==> flow/design.v <==
`timescale 1ns / 1ps
module ExecutionBlock(flag_ex, ans_ex, data_out, B_Bypass, mem_en_ex, mem_rw_ex, mem_mux_sel_ex, RW_ex, A, B, data_in, op_dec, clk, mem_en_dec, mem_rw_dec, mem_mux_sel_dec, RW_dec, reset);
input[7:0] A, B, data_in;
input[4:0] op_dec, RW_dec;
input clk, mem_en_dec, mem_rw_dec, mem_mux_sel_dec, reset;
output reg[7:0] ans_ex, data_out, B_Bypass;
output reg[4:0] RW_ex;
output [3:0] flag_ex;
output reg mem_en_ex, mem_rw_ex, mem_mux_sel_ex;
wire[7:0] ans_ex_reg, B_Bypass_reg, data_out_reg; 
wire[4:0] RW_ex_reg;
wire mem_en_ex_reg, mem_rw_ex_reg, mem_mux_sel_ex_reg;
wire[7:0] ans_temp;
wire[7:0] data_out_buff;
reg[3:0] flag_ex_clk;
wire[7:0] temp1, temp2, temp3, temp4, temp5, temp6, temp7, temp8, temp9, temp10, temp11, temp12, temp13, temp14, temp15, temp16, temp17, temp18, temp19, temp20, temp21, temp22, temp23, temp24, temp25, temp26, temp27, temp28;
wire[3:0] f_temp1, f_temp2, f_temp3, f_temp4;
wire P, Z, C, V;
wire[7:0] A_temp;
wire[2:0] shiftAmt;
assign A_temp = A;
assign shiftAmt = B[2:0];
wire[7:0] retain1, retain2, retain3, retain4, retain5, retain6, retain7, retain8;
assign retain1 = {A[7], 7'b0000000};
assign retain2 = {A[7], A[7], 6'b000000};
assign retain3 = {A[7], A[7], A[7], 5'b00000};
assign retain4 = {A[7], A[7], A[7], A[7], 4'b0000};
assign retain5 = {A[7], A[7], A[7], A[7], A[7], 3'b000};
assign retain6 = {A[7], A[7], A[7], A[7], A[7], A[7], 2'b00};
assign retain7 = {A[7], A[7], A[7], A[7], A[7], A[7], A[7], 1'b0};
assign retain8 = {A[7], A[7], A[7], A[7], A[7], A[7], A[7], A[7]};
wire[7:0] Sum_temp1, Sum_temp2, B_SUB;
wire temp_carry, temp_carry1, C_temp1, C_temp2, V_temp1, V_temp2;
assign B_SUB = ~B + 8'b00000001;
assign {temp_carry , Sum_temp1[6:0] } = A[6:0] + B[6:0];
assign { C_temp1 ,Sum_temp1[7] } = A[7] + B[7] + temp_carry;
assign V_temp1 = temp_carry ^ C_temp1;
assign {temp_carry1 , Sum_temp2[6:0] } = A[6:0] + B_SUB[6:0];
assign { C_temp2 ,Sum_temp2[7] } = A[7] + B_SUB[7] + temp_carry1;
assign V_temp2 = temp_carry1 ^ C_temp2;
assign temp1 = (op_dec == 5'b00000) ? Sum_temp1 : 8'b00000000;
assign temp2 = (op_dec == 5'b00001) ? Sum_temp2 : 8'b00000000;
assign temp3 = (op_dec == 5'b00010) ? B : 8'b00000000;
assign temp4 = (op_dec == 5'b00100) ? (A & B) : 8'b00000000;
assign temp5 = (op_dec == 5'b00101) ? (A | B) : 8'b00000000;
assign temp6 = (op_dec == 5'b00110) ? (A ^ B) : 8'b00000000;
assign temp7 = (op_dec == 5'b00111) ? (~B) : 8'b00000000;
assign temp8 = (op_dec == 5'b01000) ? Sum_temp1 : 8'b00000000;
assign temp9 = (op_dec == 5'b01001) ? Sum_temp2 : 8'b00000000;
assign temp10 = (op_dec == 5'b01010) ? B : 8'b00000000;
assign temp11 = (op_dec == 5'b01100) ? (A & B) : 8'b00000000;
assign temp12 = (op_dec == 5'b01101) ? (A | B) : 8'b00000000;
assign temp13 = (op_dec == 5'b01110) ? (A ^ B) : 8'b00000000;
assign temp14 = (op_dec == 5'b01111) ? (~B) : 8'b00000000;
assign temp15 = (op_dec == 5'b10000) ? (ans_ex) : 8'b00000000;
assign temp16 = (op_dec == 5'b10001) ? (ans_ex) : 8'b00000000;
assign temp17 = (op_dec == 5'b10100) ? A : 8'b00000000;
assign temp18 = (op_dec == 5'b10101) ? A : 8'b00000000;
assign temp19 = (op_dec == 5'b10110) ? data_in : 8'b00000000;
assign temp20 = (op_dec == 5'b10111) ? (ans_ex) : 8'b00000000;
assign temp21 = (op_dec == 5'b11000) ? (ans_ex) : 8'b00000000;
assign temp22 = (op_dec == 5'b11001) ? (A_temp << shiftAmt) : 8'b00000000;
assign temp23 = (op_dec == 5'b11010) ? (A_temp >> shiftAmt) : 8'b00000000;
assign temp24 = (op_dec == 5'b11011) ? (shiftAmt == 3'b000 ? A_temp : (shiftAmt == 3'b001 ? ((A_temp >> 3'b001) | retain1) : (shiftAmt == 3'b010 ? ((A_temp >> 3'b010) | retain2) : (shiftAmt == 3'b011 ? ((A_temp >> 3'b011) | retain3) : (shiftAmt == 3'b100 ? ((A_temp >> 3'b100) | retain4) : (shiftAmt == 3'b101 ? ((A_temp >> 3'b101) | retain5) : (shiftAmt == 3'b110 ? ((A_temp >> 3'b110) | retain6) : (shiftAmt == 3'b111 ? ((A_temp >> 3'b111) | retain7) : retain8)))))))) : 8'b00000000;
assign temp25 = (op_dec == 5'b11100) ? (ans_ex) : 8'b00000000;
assign temp26 = (op_dec == 5'b11101) ? (ans_ex) : 8'b00000000;
assign temp27 = (op_dec == 5'b11110) ? (ans_ex) : 8'b00000000;
assign temp28 = (op_dec == 5'b11111) ? (ans_ex) : 8'b00000000;
assign ans_temp = (temp1 | temp2 | temp3 | temp4 | temp5 | temp6 | temp7 | temp8 | temp9 | temp10 | temp11 | temp12 | temp13 | temp14 | temp15 | temp16 | temp17 | temp18 | temp19 | temp20 | temp21 | temp22 | temp23 | temp24 | temp25 | temp26 | temp27 | temp28);
assign P = (ans_temp[7] ^ ans_temp[6] ^ ans_temp[5] ^ ans_temp[4] ^ ans_temp[3] ^ ans_temp[2] ^ ans_temp[1] ^ ans_temp[0]); 
assign Z = ~(ans_temp[7] | ans_temp[6] | ans_temp[5] | ans_temp[4] | ans_temp[3] | ans_temp[2] | ans_temp[1] | ans_temp[0]);
assign C = (op_dec == 5'b00000 || op_dec == 5'b01000) ? C_temp1 : ((op_dec == 5'b01001 || op_dec == 5'b00001) ? C_temp2 : 1'b0);
assign V = (op_dec == 5'b00000 || op_dec == 5'b01000) ? V_temp1 : ((op_dec == 5'b01001 || op_dec == 5'b00001) ? V_temp2 : 1'b0);
assign f_temp1 = (op_dec == 5'b00000 || op_dec == 5'b00001 || op_dec == 5'b01000 || op_dec == 5'b01001) ? ({P, V, Z, C}) : 4'b0000;
assign f_temp2 = (op_dec == 5'b00010 || op_dec == 5'b00100 || op_dec == 5'b00101 || op_dec == 5'b00110 || op_dec == 5'b00111 || op_dec == 5'b01010 || op_dec == 5'b01100 || op_dec == 5'b01101 || op_dec == 5'b01110 || op_dec == 5'b01111 || op_dec == 5'b10110 || op_dec == 5'b11001 || op_dec == 5'b11010 || op_dec == 5'b11011) ? ({P, 1'b0, Z, 1'b0}) : 4'b0000;
assign f_temp3 = 4'b0000;
assign f_temp4 = (op_dec == 5'b10100 || op_dec == 5'b10101 || op_dec == 5'b10111 || op_dec == 5'b11000 || op_dec == 5'b11100 || op_dec == 5'b11101 || op_dec == 5'b11110 || op_dec == 5'b11111) ? flag_ex_clk : 4'b0000;
assign flag_ex = f_temp1 | f_temp2 | f_temp3 | f_temp4;
assign ans_ex_reg = reset ? ans_temp : 8'b0;
assign data_out_reg = reset ? data_out_buff : 8'b0;
assign B_Bypass_reg = reset ? B : 8'b0;
assign mem_en_ex_reg = reset ? mem_en_dec : 1'b0;
assign mem_rw_ex_reg = reset ? mem_rw_dec : 1'b0;
assign RW_ex_reg = reset ? RW_dec : 5'b0;
assign mem_mux_sel_ex_reg = reset ? mem_mux_sel_dec : 1'b0;
assign data_out_buff = (op_dec==5'b10111) ? A : data_out;
always@(posedge clk)
begin 
	ans_ex <= ans_ex_reg;
	data_out <= data_out_reg;
	B_Bypass <= B_Bypass_reg;
	mem_en_ex <= mem_en_ex_reg;
	mem_rw_ex <= mem_rw_ex_reg;
	RW_ex <= RW_ex_reg;
	mem_mux_sel_ex <= mem_mux_sel_ex_reg;
	flag_ex_clk <= flag_ex;
end
endmodule
From RTL to reports: ExecutionBlock
Tool output for the design above, in the order of the flow.
Line numbers count from 1 in the design file above.
Operators carry their Yosys type and port widths (W data, S select, Z words).
Library cell names are shortened.
A cell with -- has no value.

inputs
  design top = ExecutionBlock
  clock = clk
  standard-cell library = sky130hd
  corner = tt_025C_1v80

After elaboration
Counts by Yosys on the flattened word-level netlist (proc, flatten, opt, wreduce; memories kept). Register bits leave out memories and registers merged into their read ports (data or address); mux counts leave out enables and synchronous resets folded into registers. Print and check cells are left out. Cells with the same type and inputs are merged into one.

cells by class
  reductions and logical operators = 27
  bitwise logic cells = 57
  muxes and demuxes = 43
  equality and inequality tests = 34
  shift-type cells = 2
  $add $sub $neg = 7

operators by type and width
  cell                   number
  $mux W8                36
  $or A8 B8 Y8           28
  $eq A5 B5 Y1 const B   14
  $eq A5 B4 Y1 const B   7
  $logic_or A1 B1 Y1     25
  $eq A5 B3 Y1 const B   4
  $add A7 B7 Y8          2
  $eq A3 B3 Y1 const B   4
  $mux W4                3
  $xor A1 B1 Y1          9
  $or A1 B8 Y8           1
  $or A2 B8 Y8           1
  $or A3 B8 Y8           1
  $or A4 B4 Y4           2
  $or A4 B8 Y8           1
  $or A5 B8 Y8           1
  $or A6 B8 Y8           1
  $or A7 B8 Y8           1
  $add A8 B1 Y8 const B  1
  $shl A8 B3 Y8          1
  $shr A8 B3 Y8          1
  $and A8 B8 Y8          1
  $xor A8 B8 Y8          1
  $not A8 Y8             1
  $or A1 B1 Y1           7
  $eq A3 B2 Y1 const B   2
  $eq A5 B1 Y1 const B   1
  $eq A5 B2 Y1 const B   1

Other operator kinds: 7; their cells: 12.

storage and ports
  flip-flop bits (word level) = 36
  bits of input ports = 39
  output and inout port bits = 36

Depth
Longest topological path by Yosys (ltp), each cell counted once; first at word level (registers and memories cut), then after technology mapping (sequential cells cut; the memories' decode and read muxes count).

logic depth
  word-level depth = 43
  ABC_AREA = 0
  depth in mapped cells = 24
  mapped depth without buffers = 22

Netlist
Source: synth_stat.txt of the flow (Yosys; design flattened, memories mapped). It holds for the ABC_AREA given above (unset counts as 0); a run with the other value may have another netlist.

synthesis totals
  standard cells after synthesis = 484
  buffers = 33
  chip area (Yosys) = 3789.9 sq um
  area of sequential cells = 720.7 sq um
  flip-flop cells = 36

cell types
  cell type  number  area in all (sq um)
  dfxtp_1    36      720.691
  ha_1       32      400.384
  mux2i_1    21      210.202
  nor2_1     53      198.941
  nand2_1    42      157.651
  a21oi_1    31      155.149
  xnor2_1    15      131.376
  mux4_2     4       90.086
  and2_1     14      87.584
  inv_1      23      86.333
  o21ai_0    17      85.082
  fa_1       4       80.077
  nor2b_1    12      75.072
  xor2_1     8       70.067
  a21o_1     9       67.565
  clkbuf_1   15      56.304
  buf_2      11      55.053
  nand3_1    11      55.053

Other cell types: 54; their cells: 126.

Timing after synthesis
OpenSTA on the mapped netlist: ideal clock, no wires. The path of least setup slack (recovery checks aside). Input and output delay are each 20% of the period. Register names are those of the netlist, which keeps one name where synthesis merged equal registers.

timing after synthesis
  kind = input to output
  from = input B[0]
  to = output flag_ex[3]
  input delay = 1.820 ns
  stages = 24
  delay of the path = 3.961 ns
  clock period = 9.1 ns
  setup slack = 1.499 ns
  buffers on the path = 2
  time at the first pin = 1.820 ns
  arrival = 5.781 ns
  external output delay = 1.820 ns
  period reached after synthesis = 7.601 ns

"delay of the path" = arrival - input delay + setup time.
A path that ends at an output port has no setup time.
"stages" counts driving pins, that of a launching flip-flop among them; a cell with two outputs on the path counts twice.
"period reached after synthesis" is the clock period less the worst setup slack; recovery checks do not enter. This is arithmetic on one report: input and output delays are still those of the set period (20% each).
Between the ends stands the longest chain of elaborated cells between them, by number of cells; it is not shown to be the way that was timed. Of several equally long chains one is given.
A line is the first line of the expression or statement that the cell stems from. Yosys adds cells for indexed reads and writes and turns some case tables into memories.

between the ends, after synthesis
  path through = buf_4 > buf_2 > inv_1 > ha_1 > ha_1 > ha_1 > a21oi_1 > nand2_1 > nand3_1 > nand2_1 > a21o_1 > a21o_1 > fa_1 > nand2_1 > o21ai_0 > a21oi_1 > o21ai_0 > a31oi_1 > and3_1 > ha_1 > xnor2_1 > xnor2_1 > xnor2_1 > a22o_1
  cells in the longest elaborated chain = 42
  elaborated cells on any way between the ends = 83
  those cells by class = add/sub (6); eq/ne (7); shift (2); mux (27); logic (40); reduce/logical (1)

ends and longest elaborated chain, after synthesis
  item                        line  text
  from (decl)                 3     input[7:0] A, B, data_in;
  $not A8 Y8                  34    assign B_SUB = ~B + 8'b00000001;
  $add A8 B1 Y8               34
  $add A1 B1 Y2               39    assign { C_temp2 ,Sum_temp2[7] } = A[7] + B_SUB[7] + temp_carry1;
  $add A2 B1 Y2               39
  $mux W8                     42    assign temp2 = (op_dec == 5'b00001) ? Sum_temp2 : 8'b00000000;
  $or A8 B8 Y8 (27 in a row)  69    assign ans_temp = (temp1 | temp2 | temp3 | temp4 | temp5 | temp6 | temp7 | temp8 | temp9 | temp10 | temp11 | t ...
  $xor A1 B1 Y1 (7 in a row)  70    assign P = (ans_temp[7] ^ ans_temp[6] ^ ans_temp[5] ^ ans_temp[4] ^ ans_temp[3] ^ ans_temp[2] ^ ans_temp[1] ^ ...
  $mux W4                     74    assign f_temp1 = (op_dec == 5'b00000 || op_dec == 5'b00001 || op_dec == 5'b01000 || op_dec == 5'b01001) ? ({P, ...
  $or A4 B4 Y4 (2 in a row)   78    assign flag_ex = f_temp1 | f_temp2 | f_temp3 | f_temp4;
  to (decl)                   8     output [3:0] flag_ex;

Timing after layout
Path of least setup slack in the final report of job 1 (OpenROAD, finished layout, wires in). Where an end is a register, its clock arrival counts in the times.

timing after layout
  kind = input to output
  from = input B[1]
  to = output flag_ex[3]
  external output delay = 1.35 ns
  setup slack = -0.20 ns
  buffers on the path = 2
  input delay = 1.35 ns
  time at the first pin = 1.35 ns
  arrival = 5.58 ns
  stages = 23
  clock period = 6.73 ns

Between the ends stands the longest chain of elaborated cells between them, by number of cells; it is not shown to be the way that was timed. Of several equally long chains one is given.

between the ends, after layout
  path through = clkdlybuf4s50_1 > inv_2 > ha_4 > and3_4 > xnor2_2 > ha_1 > a21oi_2 > nand2_2 > a21o_1 > a21o_1 > fa_1 > nand2_1 > o21ai_0 > a21oi_1 > o21ai_1 > a31oi_1 > and3_4 > ha_4 > xnor2_2 > xnor2_2 > xnor2_1 > a22o_1 > clkbuf_2
  cells in the longest elaborated chain = 42
  elaborated cells on any way between the ends = 83
  those cells by class = add/sub (6); eq/ne (7); shift (2); mux (27); logic (40); reduce/logical (1)

ends and longest elaborated chain, after layout
  item                        line  text
  from (decl)                 3     input[7:0] A, B, data_in;
  $not A8 Y8                  34    assign B_SUB = ~B + 8'b00000001;
  $add A8 B1 Y8               34
  $add A1 B1 Y2               39    assign { C_temp2 ,Sum_temp2[7] } = A[7] + B_SUB[7] + temp_carry1;
  $add A2 B1 Y2               39
  $mux W8                     42    assign temp2 = (op_dec == 5'b00001) ? Sum_temp2 : 8'b00000000;
  $or A8 B8 Y8 (27 in a row)  69    assign ans_temp = (temp1 | temp2 | temp3 | temp4 | temp5 | temp6 | temp7 | temp8 | temp9 | temp10 | temp11 | t ...
  $xor A1 B1 Y1 (7 in a row)  70    assign P = (ans_temp[7] ^ ans_temp[6] ^ ans_temp[5] ^ ans_temp[4] ^ ans_temp[3] ^ ans_temp[2] ^ ans_temp[1] ^ ...
  $mux W4                     74    assign f_temp1 = (op_dec == 5'b00000 || op_dec == 5'b00001 || op_dec == 5'b01000 || op_dec == 5'b01001) ? ({P, ...
  $or A4 B4 Y4 (2 in a row)   78    assign flag_ex = f_temp1 | f_temp2 | f_temp3 | f_temp4;
  to (decl)                   8     output [3:0] flag_ex;

Appendix: measured runs

2 stored runs of ExecutionBlock in the flow (synthesis by Yosys, layout by OpenROAD, sky130hd cells), in arbitrary order. Constraints: input delay and output delay 20% of the set period each, output load 0.01 pF.
"finish__power__total": no workload was simulated; the value follows from the tool's default switching activity.

settings of job 1
{
  "period_ns": 6.73,
  "SETUP_SLACK_MARGIN": -0.41,
  "CAP_MARGIN": 20,
  "CORE_MARGIN": 2,
  "CORE_UTILIZATION": 40,
  "SLEW_MARGIN": 20
}
report of job 1
yosys chip area after synthesis (um^2): 3789.9
finish__design__die__area: 10269.8
finish__design__instance__area__stdcell: 5406.4
finish__design__instance__utilization: 0.5879
finish__timing__setup__ws: -0.196
finish__timing__hold__ws: 0.453
finish__power__total: 7.865e-04

settings of job 2
{
  "period_ns": 4.53,
  "CORE_UTILIZATION": 55,
  "PLACE_DENSITY_LB_ADDON": 0.2,
  "CORE_ASPECT_RATIO": 1.2,
  "CORE_MARGIN": 3,
  "GPL_TIMING_DRIVEN": 0,
  "GPL_ROUTABILITY_DRIVEN": 1,
  "CTS_CLUSTER_SIZE": 63,
  "CAP_MARGIN": 20,
  "SLEW_MARGIN": 20
}
report of job 2
yosys chip area after synthesis (um^2): 3789.9
finish__design__die__area: 7926.4
finish__design__instance__area__stdcell: 5392.7
finish__design__instance__utilization: 0.8213
finish__timing__setup__ws: -1.571
finish__timing__hold__ws: 0.480
finish__power__total: 1.305e-03
