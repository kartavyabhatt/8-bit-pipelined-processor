==> flow/design.v <==
`timescale 1ns / 1ps
module DependencyCheckBlock(mux_sel_A, mux_sel_B, imm_sel, Imm, mem_en_dec, mem_rw_dec, mem_mux_sel_dec, RW_dec, op_dec, ins, clk, reset);
input[19:0] ins;
input clk, reset;
output[1:0] mux_sel_A, mux_sel_B;
output reg imm_sel, mem_en_dec, mem_rw_dec;
output mem_mux_sel_dec;
output reg[7:0] Imm;
output reg[4:0] op_dec;
output[4:0] RW_dec;
wire Jump, Con_Jump, Load, Clear_adr, inter_imm, Ld_St, Ld_reg_input, mem_rw_dec_reg_input;
wire[14:0] register_adr;
wire sel_a_input1, sel_a_input2, sel_a_input3, sel_b_input1, sel_b_input2, sel_b_input3;
wire aEqualw2, aEqualw3, aEqualw4, bEqualw2, bEqualw3, bEqualw4;
wire[4:0] reset5bit;
reg[4:0] Ra, Rb, Rw1, Rw2, Rw3, Rw4;
reg [0:0] Load_reg;
assign reset5bit = {reset, reset, reset, reset, reset};
assign Jump = ins[19:15] == 5'b11000 ? 1'b1 : 1'b0;                           
assign Con_Jump = ins[19:17] == 3'b111 ? 1'b1 : 1'b0;                         
assign Load = (ins[19:15] == 5'b10100)&&(~Load_reg) ? 1'b1 : 1'b0;            
assign Clear_adr = ~(Jump | Con_Jump | Load_reg);                             
assign register_adr = Clear_adr ? ins[14:0] : 15'b0;                          
assign inter_imm = (~ins[19]) & ins[18];                                      
assign Ld_St = ins[19:16] == 4'b1010 ? 1'b1 : 1'b0;                           
assign Ld_reg_input = Ld_St & (~mem_en_dec);                                  
assign mem_rw_dec_reg_input = ins[0] & (~mem_rw_dec);                         
assign mem_mux_sel_dec = (~mem_rw_dec) & mem_en_dec;                          
always@(posedge clk)
begin
		Load_reg <= Load & reset;          						 
		imm_sel <= inter_imm & reset;            				 
		Imm[4:0] <= ins[4:0] & reset5bit;						 
		Imm[7:5] <= 3'b000;
		mem_en_dec <= Ld_reg_input & reset;						 
		mem_rw_dec <= mem_rw_dec_reg_input & reset;			 
		op_dec <= ins[19:15] & reset5bit;                   
		Rw1 <= register_adr[14:10] & reset5bit;             
		Rw2 <= Rw1 & reset5bit;                             
		Rw3 <= Rw2 & reset5bit;                             
		Rw4 <= Rw3 & reset5bit;                             
		Rb <= register_adr[4:0] & reset5bit;                
		Ra <= register_adr[9:5] & reset5bit;                
end
assign RW_dec = Rw1;                          
assign aEqualw2 = Ra == Rw2 ? 1'b1 : 1'b0;
assign aEqualw3 = Ra == Rw3 ? 1'b1 : 1'b0;
assign aEqualw4 = Ra == Rw4 ? 1'b1 : 1'b0;
assign bEqualw2 = Rb == Rw2 ? 1'b1 : 1'b0;
assign bEqualw3 = Rb == Rw3 ? 1'b1 : 1'b0;
assign bEqualw4 = Rb == Rw4 ? 1'b1 : 1'b0;
assign sel_a_input1 = aEqualw2;
assign sel_a_input2 = (~aEqualw2) & (aEqualw3); 
assign sel_a_input3 = (~aEqualw2) & (~aEqualw3) & (aEqualw4);
assign sel_b_input1 = bEqualw2;
assign sel_b_input2 = (~bEqualw2) & (bEqualw3); 
assign sel_b_input3 = (~bEqualw2) & (~bEqualw3) & (bEqualw4);
assign mux_sel_A[0] = sel_a_input3 | ((~sel_a_input2) & sel_a_input1);
assign mux_sel_A[1] = sel_a_input3 | sel_a_input2;
assign mux_sel_B[0] = sel_b_input3 | ((~sel_b_input2) & sel_b_input1);
assign mux_sel_B[1] = sel_b_input3 | sel_b_input2;
endmodule
=== Step by step through the tools: DependencyCheckBlock ===
Tool output for the design above, in the order of the flow.
Line numbers count from 1 in the design file above.
Operators carry their Yosys type and port widths (W data, S select, Z words).
Library cell names are shortened.
Not given: --

* Top: DependencyCheckBlock
* Clock port: clk
* Standard-cell library: sky130hd
* Library corner: tt_025C_1v80

=== Word-level counts ===
Source: Yosys, flattened and elaborated, memories not mapped. Widths are those after wreduce; folded enables and synchronous resets count as part of the registers. Registers that Yosys merges into a memory's read port (data or address) are not register bits. Print and check cells do not count. Equal cells are merged and count once.

* Word width x clocked read ports: 0
* Bits in registers: 44
* Memory cells: 0
* Bits of input ports: 22
* Memory bits (read-only): 0
* Bits in latches: 0
* Output and inout bits: 26
* Memory bits (writable): 0

* Equality and inequality tests: 10
* Divide/modulo/power cells: 0
* $lt $le $gt $ge: 0
* Bitwise logic cells: 40
* Mux-type cells: 11
* Reduce/logical cells: 1
* Shift-type cells: 0
* $mul: 0
* Add/subtract/negate cells: 0

{| class="wikitable"
|+ Operators by type and width
! kind !! number
|-
| $and A5 B5 Y5 || 8
|-
| $eq A5 B5 Y1 || 6
|-
| $and A1 B1 Y1 || 16
|-
| $mux W15 || 1
|-
| $not A1 Y1 || 10
|-
| $eq A5 B5 Y1 const B || 2
|-
| $mux W1 || 10
|-
| $or A1 B1 Y1 || 6
|-
| $eq A4 B4 Y1 const B || 1
|-
| $eq A3 B3 Y1 const B || 1
|-
| $logic_and A1 B1 Y1 || 1
|}

=== Logic depth ===
Yosys ltp: most cells in a row. Word level: on the elaborated netlist, between registers, memories and ports. Mapped: between sequential cells and ports; inverters and the memories' decode and read muxes count.

* Word-level depth: 7
* ABC_AREA: 0
* Gate-level depth with buffers: 4
* Gate-level depth less buffers: 4

=== Mapped cells and area ===
Source: synth_stat.txt of the flow (Yosys; design flattened, memories mapped). It holds for the ABC_AREA given above (unset counts as 0); a run with the other value may have another netlist.

* Mapped cells: 147
* Buffers: 6
* Area of sequential cells: 880.8 um^2
* Cell area after synthesis: 1621.6 um^2
* Flip-flops: 44

{| class="wikitable"
|+ Cells by type
! cell !! number !! area in all (um^2)
|-
| dfxtp_1 || 44 || 880.845
|-
| and2_1 || 24 || 150.144
|-
| xnor2_1 || 16 || 140.134
|-
| xor2_1 || 14 || 122.618
|-
| and2_2 || 16 || 120.115
|-
| nand3_1 || 7 || 35.034
|-
| nor3_1 || 5 || 25.024
|-
| buf_4 || 3 || 22.522
|-
| o32a_1 || 2 || 20.019
|-
| nor2b_1 || 3 || 18.768
|-
| o32ai_1 || 2 || 17.517
|-
| a311oi_2 || 1 || 15.014
|-
| and3_1 || 2 || 12.512
|-
| buf_6 || 1 || 11.261
|-
| clkbuf_1 || 2 || 7.507
|-
| nor2_1 || 2 || 7.507
|-
| o21bai_1 || 1 || 7.507
|-
| conb_1 || 1 || 3.754
|-
| inv_1 || 1 || 3.754
|}

=== Timing after synthesis ===
OpenSTA on the mapped netlist: ideal clock, no wires. The path of least setup slack (recovery checks aside). Input and output delay are each 20% of the period. Register names are those of the netlist, which keeps one name where synthesis merged equal registers.

* Kind: register -> output
* From: reg Ra[4]
* To: out mux_sel_A[1]
* Time at the first pin: 0 ps
* Slack: 827 ps
* Stages: 5
* Output delay: 462 ps
* Path delay: 1021 ps
* Arrival time: 1021 ps
* Required time: 1848 ps
* Path buffers: 0
* Clock period: 2310 ps
* Period reached after synthesis: 1483 ps

"path delay" = arrival - input delay + setup time.
A path that ends at an output port has no setup time.
"stages": output pins that drive a net of the path, with the launching flip-flop's if there is one; two outputs of one cell count as two.
"period reached after synthesis" = period - worst setup slack (recovery checks aside). The figure is calculated, with input and output delays left at 20% of the set period.
Between the ends stands the longest chain of elaborated cells between them, by number of cells; it is not shown to be the way that was timed. Of several equally long chains one is given.
A line is the first line of the expression or statement that the cell stems from. Yosys adds cells for indexed reads and writes and turns some case tables into memories.

* Path through: dfxtp_1 > xnor2_1 > nand3_1 > nor3_1 > o32a_1
* Length of the longest elaborated chain: 6

{| class="wikitable"
|+ Ends and longest elaborated chain, after synthesis
! what !! line !! RTL
|-
| from (decl) || 16 || <nowiki>reg[4:0] Ra, Rb, Rw1, Rw2, Rw3, Rw4;</nowiki>
|-
| from (assign) || 43 || <nowiki>Ra <= register_adr[9:5] & reset5bit;</nowiki>
|-
| $eq A5 B5 Y1 || 46 || <nowiki>assign aEqualw2 = Ra == Rw2 ? 1'b1 : 1'b0;</nowiki>
|-
| $mux W1 || 46 ||
|-
| $not A1 Y1 || 54 || <nowiki>assign sel_a_input3 = (~aEqualw2) & (~aEqualw3) & (aEqualw4);</nowiki>
|-
| $and A1 B1 Y1 (2 in a row) || 54 ||
|-
| $or A1 B1 Y1 || 59 || <nowiki>assign mux_sel_A[1] = sel_a_input3 | sel_a_input2;</nowiki>
|-
| to (decl) || 5 || <nowiki>output[1:0] mux_sel_A, mux_sel_B;</nowiki>
|}

=== Worst path after layout ===
Path of least setup slack in the final report of run A (OpenROAD, finished layout, wires in). Where an end is a register, its clock arrival counts in the times.
The report prints the path's times to 10 ps; the period is as set.

* Kind: register -> output
* From: reg Rb[3]
* To: out mux_sel_B[1]
* Output delay: 310 ps
* Path buffers: 1
* Stages: 6
* Time at the first pin: 290 ps
* Clock period: 1540 ps
* Slack: -250 ps
* Arrival time: 1480 ps
* Required time: 1230 ps

Between the ends stands the longest chain of elaborated cells between them, by number of cells; it is not shown to be the way that was timed. Of several equally long chains one is given.

* Path through: dfxtp_2 > xor2_1 > nor3_2 > and3_1 > o32a_1 > buf_2
* Length of the longest elaborated chain: 6

{| class="wikitable"
|+ Ends and longest elaborated chain, after layout
! what !! line !! RTL
|-
| from (decl) || 16 || <nowiki>reg[4:0] Ra, Rb, Rw1, Rw2, Rw3, Rw4;</nowiki>
|-
| from (assign) || 42 || <nowiki>Rb <= register_adr[4:0] & reset5bit;</nowiki>
|-
| $eq A5 B5 Y1 || 49 || <nowiki>assign bEqualw2 = Rb == Rw2 ? 1'b1 : 1'b0;</nowiki>
|-
| $mux W1 || 49 ||
|-
| $not A1 Y1 || 57 || <nowiki>assign sel_b_input3 = (~bEqualw2) & (~bEqualw3) & (bEqualw4);</nowiki>
|-
| $and A1 B1 Y1 (2 in a row) || 57 ||
|-
| $or A1 B1 Y1 || 61 || <nowiki>assign mux_sel_B[1] = sel_b_input3 | sel_b_input2;</nowiki>
|-
| to (decl) || 5 || <nowiki>output[1:0] mux_sel_A, mux_sel_B;</nowiki>
|}

Add stored flow runs of DependencyCheckBlock

Stored flow runs of DependencyCheckBlock (2 of them; Yosys, OpenROAD, sky130hd). They differ in their settings and are not a sequence. Constraints: input delay and output delay 20% of the set period each, output load 0.01 pF.

=== Run A ===
{| class="wikitable"
! Setting !! Value
|-
| period_ns || 1.54
|-
| CORE_UTILIZATION || 38
|-
| PLACE_DENSITY_LB_ADDON || 0.26
|-
| GPL_ROUTABILITY_DRIVEN || 1
|-
| CTS_CLUSTER_SIZE || 68
|-
| CAP_MARGIN || 0
|-
| SLEW_MARGIN || 20
|-
| MAX_ROUTING_LAYER || met5
|-
| CORE_MARGIN || 2
|-
! Result !! Value
|-
| Area of the synthesized netlist || 1621.6 um^2
|-
| Die outline area || 4806.0 um^2
|-
| Std-cell area (final layout) || 2292.2 um^2
|-
| Setup slack of the worst path || -251 ps
|-
| Post-route setup TNS || -839 ps
|-
| Post-route worst hold slack || 444 ps
|}

=== Run B ===
{| class="wikitable"
! Setting !! Value
|-
| period_ns || 1.28
|-
| CORE_UTILIZATION || 68
|-
| PLACE_DENSITY_LB_ADDON || 0.08
|-
| CORE_MARGIN || 10
|-
| GPL_TIMING_DRIVEN || 0
|-
| GPL_ROUTABILITY_DRIVEN || 0
|-
| CTS_CLUSTER_SIZE || 14
|-
| CTS_CLUSTER_DIAMETER || 231
|-
| MIN_ROUTING_LAYER || met2
|-
| CAP_MARGIN || 20
|-
| SLEW_MARGIN || 20
|}
Unfinished; error FLW-0024 in placement.
