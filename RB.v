==> flow/design.v <==
`timescale 1ns / 1ps
module RB(A, B, ins, RW_dm, ans_ex, mux_ans_dm, ans_wb, imm, mux_sel_A, mux_sel_B, imm_sel, clk, reset);
input imm_sel, clk, reset;
input[19:0] ins;
input[4:0] RW_dm;
input[7:0] ans_ex, mux_ans_dm, ans_wb, imm;
input[1:0] mux_sel_A, mux_sel_B;
output[7:0] A, B;
wire[7:0] temp_B;
reg[7:0] Register_Bank[0:31];
reg[7:0] reg_A, reg_B;
wire[7:0] regA_temp, regB_temp;
assign regA_temp = reset ? Register_Bank[ins[9:5]] : 8'b0;
assign regB_temp = reset ? Register_Bank[ins[4:0]] : 8'b0;
always@(posedge clk)
begin
	Register_Bank[RW_dm] <= mux_ans_dm;
	reg_A <= regA_temp;
	reg_B <= regB_temp;
end
initial
begin
	Register_Bank[0] <= 8'h00;
	Register_Bank[1] <= 8'h01;
	Register_Bank[2] <= 8'h02;
	Register_Bank[3] <= 8'h03;
	Register_Bank[4] <= 8'h04;
	Register_Bank[5] <= 8'h05;
	Register_Bank[6] <= 8'h06;
	Register_Bank[7] <= 8'h07;
	Register_Bank[8] <= 8'h08;
	Register_Bank[9] <= 8'h09;
	Register_Bank[10] <= 8'h10;
	Register_Bank[11] <= 8'h11;
	Register_Bank[12] <= 8'h12;
	Register_Bank[13] <= 8'h13;
	Register_Bank[14] <= 8'h14;
	Register_Bank[15] <= 8'h15;
	Register_Bank[16] <= 8'h16;
	Register_Bank[17] <= 8'h17;
	Register_Bank[18] <= 8'h18;
	Register_Bank[19] <= 8'h19;
	Register_Bank[20] <= 8'h20;
	Register_Bank[21] <= 8'h21;
	Register_Bank[22] <= 8'h22;
	Register_Bank[23] <= 8'h23;
	Register_Bank[24] <= 8'h24;
	Register_Bank[25] <= 8'h25;
	Register_Bank[26] <= 8'h26;
	Register_Bank[27] <= 8'h27;
	Register_Bank[28] <= 8'h28;
	Register_Bank[29] <= 8'h29;
	Register_Bank[30] <= 8'h30;
	Register_Bank[31] <= 8'h31;
end
assign A = mux_sel_A == 2'b00 ? reg_A : (mux_sel_A == 2'b01 ? ans_ex : (mux_sel_A == 2'b10 ? mux_ans_dm : (mux_sel_A == 2'b11 ? ans_wb : 8'b0)));
assign temp_B = mux_sel_B == 2'b00 ? reg_B : (mux_sel_B == 2'b01 ? ans_ex : (mux_sel_B == 2'b10 ? mux_ans_dm : (mux_sel_B == 2'b11 ? ans_wb : 8'b0)));
assign B = imm_sel ? imm : temp_B;
endmodule
# Tool chain data of RB
# The steps from the RTL of RB to its reports follow in flow order.
# Lines are those of the file above, counted from 1.
# Cell names lack the library's common part.
# A cell with -- has no value.
[inputs]
top_module = "RB"
clock = "clk"
library = "sky130hd"
pvt_corner = "tt_025C_1v80"

# After elaboration
# Yosys after proc, flatten, opt, wreduce and memory -nomap, before mapping. Enables and synchronous resets that opt folds into registers are not counted as muxes. Memory bits, and registers merged into a memory's read port (data or address), are not among the register bits. Print and check cells are not counted.
# Yosys's memory passes give these memory sizes; they may raise the number of words (mostly to a power of two), join words into wider ones and drop unused or constant bits.
[word_totals]
output_inout_bits = 16
ramBits = 256
rom_bits = 0
memories = 1
wordCells = 20
latchBits = 0
register_bits = 0
clocked_rd_ports_x_width = 16
[memory_table]
columns = ["memory", "words", "word_bits", "rd", "write_ports", "line_no", "rtl"]
rows = [
  ["Register_Bank", 32, 8, 2, 1, 10, "reg[7:0] Register_Bank[0:31];"],
]
[op_classes]
compare = 0
div_mod_pow = 0
n_logic = 0
equal = 6
n_mul = 0
shift = 0
mux = 9
add_sub_neg = 0
reduce_and_logical = 4
[op_table]
columns = ["op", "count"]
rows = [
  ["2-to-1 mux 8 bit", 9],
  ["equality test 2 bit (second input constant)", 4],
  ["equality test 2 x 1 -> 1 bit (second input constant)", 2],
  ["zero test 2 bit", 2],
  ["zero test 1 bit", 2],
]

# Longest topological paths
# Longest topological path by Yosys (ltp), each cell counted once; first at word level (registers and memories cut), then after technology mapping (sequential cells cut; the memories' decode and read muxes count).
[depth]
word_depth = 6
ABC_AREA = 0
ltp_mapped = 7
mapped_depth_nobuf = 4

# Netlist
# Yosys stat after the flow's synthesis: flattened, memories mapped to cells. It holds for the ABC_AREA given above (unset counts as 0); a run with the other value may have another netlist.
# Totals and module areas in this step are rounded.
[mapped]
buf_cells = 51
sequential_area_um2 = 8000
stdcells = 654
area_um2 = 13000
ffs = 272
[types]
columns = ["cell_type", "count"]
rows = [
  ["edfxtp_1", 256],
  ["mux4_2", 138],
  ["mux2_2", 42],
  ["dfxtp_1", 16],
  ["mux2i_1", 21],
  ["nor2_1", 38],
  ["o221ai_1", 14],
  ["a22oi_1", 13],
  ["buf_2", 18],
  ["a31oi_1", 13],
  ["clkbuf_1", 18],
  ["a221oi_1", 6],
  ["buf_4", 7],
  ["or2_2", 8],
  ["o21ai_0", 8],
  ["nand3b_1", 4],
  ["mux4_1", 1],
  ["nand2b_1", 4],
]
# Other cell types: 14; their cells: 29.

# Path before layout
# Path of least setup slack by OpenSTA after synthesis, without wires, with an ideal clock, recovery checks aside; 20% of the period is set as input and as output delay. Where synthesis merged equal registers, the netlist keeps one of their names.
[synth_timing]
kind = "input port to output port"
startpoint = "in mux_sel_B[0]"
endpoint = "out B[0]"
required_time_ns = 1.920
arrival_time_ns = 1.740
path_stages = 3
path_delay_ns = 1.260
path_slack_ns = 0.180
path_buffers = 1
in_delay_ns = 0.480
out_delay_ns = 0.480
tclk_ns = 2.4
synth_period_reached_ns = 2.22
# "path_delay_ns" = arrival - input delay + setup time.
# A path that ends at an output port has no setup time.
# "path_stages" counts driving pins, that of a launching flip-flop among them; a cell with two outputs on the path counts twice.
# "synth_period_reached_ns" = period - worst setup slack (recovery checks aside). The figure is calculated, with input and output delays left at 20% of the set period.
# The rows between start and end are the longest chain of elaborated cells between them; the timing report does not say that the signal goes this way. Where chains are equally long, one stands for them.
# Each line given opens the expression or statement behind the cell; cells for indexed reads and writes are added by Yosys, which also makes memories of some case tables.
[synth_between]
cell_sequence = "clkbuf_1 mux4_2 mux2_2"
elab_chain_cells = 6
cone_cells = 9
classes_between = "eq/ne: 3; mux: 5; reduce/logical: 1"
[synth_lines]
columns = ["item", "line_no", "rtl"]
rows = [
  ["start, declared", 7, "input[1:0] mux_sel_A, mux_sel_B;"],
  ["equality test 2 bit", 57, "assign temp_B = mux_sel_B == 2'b00 ? reg_B : (mux_sel_B == 2'b01 ? ans_ex : (mux_sel_B == 2'b10 ? mux_ans_dm : ..."],
  ["2-to-1 mux 8 bit x4", 57, ""],
  ["2-to-1 mux 8 bit", 58, "assign B = imm_sel ? imm : temp_B;"],
  ["end, declared", 8, "output[7:0] A, B;"],
]

# Path in the finished layout
# Path of least setup slack in the final report of flow run A (OpenROAD, finished layout, wires in). Where an end is a register, its clock arrival counts in the times.
[layout_timing]
kind = "flip-flop to output port"
startpoint = "reg reg_B[0]"
endpoint = "out B[0]"
path_buffers = 1
path_slack_ns = 0.35
out_delay_ns = 0.51
path_stages = 4
tclk_ns = 2.57
required_time_ns = 2.06
arrival_time_ns = 1.70
# The rows between start and end are the longest chain of elaborated cells between them; the timing report does not say that the signal goes this way. Where chains are equally long, one stands for them.
[layout_between]
cell_sequence = "dfxtp_1 mux4_2 mux2_4 buf_6"
elab_chain_cells = 2
cone_cells = 2
classes_between = "mux: 2"
[layout_lines]
columns = ["item", "line_no", "rtl"]
rows = [
  ["start, declared", 11, "reg[7:0] reg_A, reg_B;"],
  ["2-to-1 mux 8 bit", 57, "assign temp_B = mux_sel_B == 2'b00 ? reg_B : (mux_sel_B == 2'b01 ? ans_ex : (mux_sel_B == 2'b10 ? mux_ans_dm : ..."],
  ["2-to-1 mux 8 bit", 58, "assign B = imm_sel ? imm : temp_B;"],
  ["end, declared", 8, "output[7:0] A, B;"],
]

# Design RB on sky130hd. What follows are 2 stored runs of the flow, each under its own settings; their order means nothing. The constraints put input and output delay at 20% of the set period each and load the outputs with 0.01 pF.
# "achievedPeriod_ns": clock period set for the run, less the worst setup slack. It is reckoned from that one timing run; input and output delays stay at 20% of the period that was set.
# "worst_path_time_ns" = time allowed to the worst setup path (clock period - input delay - output delay, where it has them) - its slack; a late launch clock adds to it, a late capture clock takes from it.
# "fin_power_mw" rests on the timing tool's default activity at the inputs, not on a simulated workload.
# The results are shown rounded.

[[run]]
name = "flow run A"
[run.settings]
period_ns = 2.57
SETUP_SLACK_MARGIN = 0.64
CAP_MARGIN = 20
CORE_MARGIN = 2
CORE_UTILIZATION = 40
SLEW_MARGIN = 20
[run.results]
yosys.chip_area_um2 = 13000
total_die_area_um2 = 34000
final_stdcell_area_um2 = 16000
worstSetupSlack_ns = 0.35
fin_power_mw = 10
achievedPeriod_ns = 2.219
worst_path_time_ns = 1.70
timing.worst_path_kind = "flip-flop to output port"

[[run]]
name = "flow run B"
[run.settings]
period_ns = 2.2
CORE_UTILIZATION = 70
SETUP_SLACK_MARGIN = -0.15
PLACE_DENSITY = 0.72
CORE_ASPECT_RATIO = 0.97
GPL_TIMING_DRIVEN = 0
CTS_CLUSTER_SIZE = 39
CTS_CLUSTER_DIAMETER = 315
CAP_MARGIN = 20
CORE_MARGIN = 2
SLEW_MARGIN = 20
[run.results]
yosys.chip_area_um2 = 13000
total_die_area_um2 = 19000
final_stdcell_area_um2 = 14000
worstSetupSlack_ns = -0.12
fin_power_mw = 9.4
achievedPeriod_ns = 2.315
worst_path_time_ns = 1.44
timing.worst_path_kind = "input port to output port"
